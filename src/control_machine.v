==> flow/design.v <==
`timescale 1 ns/100 ps
module control_machine( input start,
                        input clk,
                        input finished_counting,
                        input cap_discharged,
                        output ch_Vmeasured,
                        output ch_Vref,
                        output ch_Zero,
                        output load,
                        output reset,
                        output enable_counting);
  reg working;
  reg [3:0] next_phase;
  always @(posedge clk) begin
    if(start) begin
      working = 1'b1;  
      next_phase = 1;  
      reset = 1'b0;  
      ch_Zero = 1'b0;  
    end
    if(working == 1'b1) begin
      if(next_phase == 1) begin
        enable_counting = 1'b1;
        next_phase = 2;
        ch_Vmeasured = 1'b1;
      end else if (next_phase == 2 && finished_counting) begin
        ch_Vmeasured = 1'b0;
        ch_Vref = 1'b1;
        next_phase = 3;
      end else if (next_phase == 3 && cap_discharged) begin
        enable_counting = 1'b0;
        load = 1'b1;
        ch_Vref = 1'b0;
        next_phase = 4;
      end else if (next_phase == 4) begin
        load = 1'b0;
        reset = 1'b1;
        ch_Zero = 1'b1;
        working = 1'b0;
      end 
    end
  end
endmodule
# Step by step through the tools: control_machine

Tool output for the design above, in the order of the flow.
Line numbers count from 1 in the design file above.
Cell names lack the library's common part.
The mark -- stands for no value.

Top: control_machine
Clock: clk
Cell library: sky130hd
Library corner: tt_025C_1v80

# Elaborated design

Yosys after proc, flatten, opt, wreduce and memory -nomap, before mapping. Memory bits, and registers merged into a memory's read port (data or address), are not among the register bits. Print and check cells are not counted. Equal cells are merged and count once.

Reductions and logical operators: 6
Multiplexer cells: 27
Equal/unequal tests: 4
Bitwise logic cells: 2

Operator list:

| operator                                                 | count |
| 1-bit two-way mux                                        | 22 |
| 4-bit two-way mux                                        | 5 |
| 4-bit by 2-bit == test with 1-bit output with constant B | 2 |
| 2-bit nonzero test                                       | 2 |
| 4-bit by 1-bit == test with 1-bit output with constant B | 1 |
| 4-bit by 3-bit == test with 1-bit output with constant B | 1 |
| 4-bit AND reduction                                      | 1 |
| 3-bit AND reduction                                      | 1 |
| 1-bit logical AND                                        | 2 |
| 1-bit NOT                                                | 2 |

Input bits: 4
Output and inout port bits: 6
Cells after elaboration: 47
Flip-flop bits (word level): 11

# Depth

Longest topological path by Yosys (ltp), each cell counted once; first at word level (registers and memories cut), then after technology mapping (sequential cells cut; the memories' decode and read muxes count).

Depth in word-level cells: 7
ABC_AREA: 0
Depth in mapped cells: 4
Gate-level depth less buffers: 4

# Mapped cells and area

Yosys stat after the flow's synthesis: flattened, memories mapped to cells. It holds for the ABC_AREA given above (unset counts as 0); a run with the other value may have another netlist.

Cell types:

| cell      | count | area in all (µm²) |
| dfxtp_1   | 9     | 180.173 |
| edfxtp_1  | 4     | 120.115 |
| nor2_1    | 7     | 26.275 |
| nand2b_1  | 3     | 18.768 |
| a21oi_1   | 3     | 15.014 |
| nand3b_1  | 2     | 15.014 |
| nand2b_4  | 1     | 13.763 |
| a211oi_2  | 1     | 12.512 |
| nor3b_2   | 1     | 12.512 |
| inv_1     | 3     | 11.261 |
| nand2_1   | 3     | 11.261 |
| nand4bb_1 | 1     | 11.261 |
| and4b_1   | 1     | 10.01 |
| o21ai_0   | 2     | 10.01 |
| a21oi_2   | 1     | 8.758 |
| and2b_2   | 1     | 8.758 |
| o311ai_1  | 1     | 8.758 |
| or2_4     | 1     | 8.758 |

Other cell types: 10; their cells: 10.

Buffers: 1
Flip-flop cells: 13
Sequential area: 300.3 µm²
Cell area after synthesis: 565.5 µm²
Cells in the netlist: 55

# Worst setup path after synthesis

Path of least setup slack by OpenSTA after synthesis, without wires, with an ideal clock, recovery checks aside; 20% of the period is set as input and as output delay. Where synthesis merged equal registers, the netlist keeps one of their names.

Path kind: flip-flop to flip-flop
Start point: register next_phase
End point: register load
Clock period: 1.09 ns
Driving pins on the path: 4
Buffers on the path: 0
Path delay: 1.162 ns
Data required time: 0.778 ns
Path slack: -0.073 ns
Data arrival time: 0.850 ns
Library setup time: 0.312 ns
Time at the first pin: 0.000 ns
Synthesis period reached: 1.163 ns

"path delay" is the arrival time less input delay plus setup time.
"driving pins on the path": output pins that drive a net of the path, with the launching flip-flop's if there is one; two outputs of one cell count as two.
"synthesis period reached" is the clock period less the worst setup slack; recovery checks do not enter. This is arithmetic on one report: input and output delays are still those of the set period (20% each).
An end named without its bit number is one bit of that signal or, where synthesis recoded a state register, one of its new flip-flops.
A register here has more assigning lines than the two given.

Cell sequence: dfxtp_1 nor3b_2 a31oi_1 nor3_1

Ends and longest elaborated chain, post-synthesis:

| what               | RTL line | RTL |
| start: declaration | 13       | `reg [3:0] next_phase;` |
| start: assignment  | 17       | `next_phase = 1;` |
| start: assignment  | 24       | `next_phase = 2;` |
| end: assignment    | 32       | `load = 1'b1;` |
| end: assignment    | 36       | `load = 1'b0;` |
| end: declaration   | 9        | `output load,` |

No chain of elaborated cells between the ends is given.

# Worst path after layout

From the final timing report of job 2: the path of least setup slack in the routed layout; clock arrival at registers is part of the times.

Path kind: flip-flop to flip-flop
Start point: register (name not given)
End point: register ch_Vmeasured
Time at the first pin: 0.27 ns
Library setup time: 0.27 ns
Clock period: 1.22 ns
Data required time: 1.22 ns
Path slack: 0.02 ns
Data arrival time: 1.20 ns
Driving pins on the path: 4
Buffers on the path: 0

Cell sequence: dfxtp_4 nand3b_1 a211oi_2 or2_4

Ends and longest elaborated chain, post-layout:

| what             | RTL line | RTL |
| end: assignment  | 25       | `ch_Vmeasured = 1'b1;` |
| end: assignment  | 27       | `ch_Vmeasured = 1'b0;` |
| end: declaration | 6        | `output ch_Vmeasured,` |

No chain of elaborated cells between the ends is given.

Add stored flow runs of control_machine

Settings and measured results of 2 stored flow runs for module control_machine (sky130hd), not sorted in any way. The constraints put input and output delay at 20% of the set period each and load the outputs with 0.01 pF.
"critical path time" is the time allowed to the run's worst setup path (the clock period less input and output delay, where it has them) less its slack. Clock arrival times count: a late capture clock shortens it, a late launch clock lengthens it.
By "power consumption" is meant OpenSTA's value without simulated activity: inputs other than the clock are taken to toggle once in ten clock periods, and the tool carries that through the logic.
A setting shown as - is not set for that run.
Among the results, - means that no value is shown for the run.

| setting or result                            | job 1 | job 2                  |
| period_ns                                    | 0.864 | 1.22                   |
| CORE_UTILIZATION                             | 58    | 40                     |
| SETUP_SLACK_MARGIN                           | 0.26  | 0.33                   |
| PLACE_DENSITY_LB_ADDON                       | 0.17  | -                      |
| HOLD_SLACK_MARGIN                            | 0.21  | -                      |
| CORE_ASPECT_RATIO                            | 1.46  | -                      |
| CORE_MARGIN                                  | 5     | 2                      |
| TNS_END_PERCENT                              | 70    | -                      |
| ABC_AREA                                     | 0     | -                      |
| GPL_TIMING_DRIVEN                            | 1     | -                      |
| GPL_ROUTABILITY_DRIVEN                       | 1     | -                      |
| CTS_CLUSTER_SIZE                             | 53    | -                      |
| SLEW_MARGIN                                  | 15    | 20                     |
| MIN_ROUTING_LAYER                            | met1  | -                      |
| MAX_ROUTING_LAYER                            | met4  | -                      |
| CAP_MARGIN                                   | 20    | 20                     |
| power consumption (µW)                       | -     | 1055                   |
| critical path time (ns)                      | -     | 1.20                   |
| critical path type                           | -     | flip-flop to flip-flop |
| standard-cell area of the final layout (µm²) | -     | 838.3                  |
| chip area in the Yosys report (µm²)          | -     | 565.5                  |
| total negative slack on setup checks (ns)    | -     | 0.000                  |
| smallest setup slack (ns)                    | -     | 0.017                  |
| post-layout utilization (%)                  | -     | 63.6                   |
| die area (µm²)                               | -     | 1730.6                 |

Job 1: stopped before the end: floorplanning reported PDN-0185
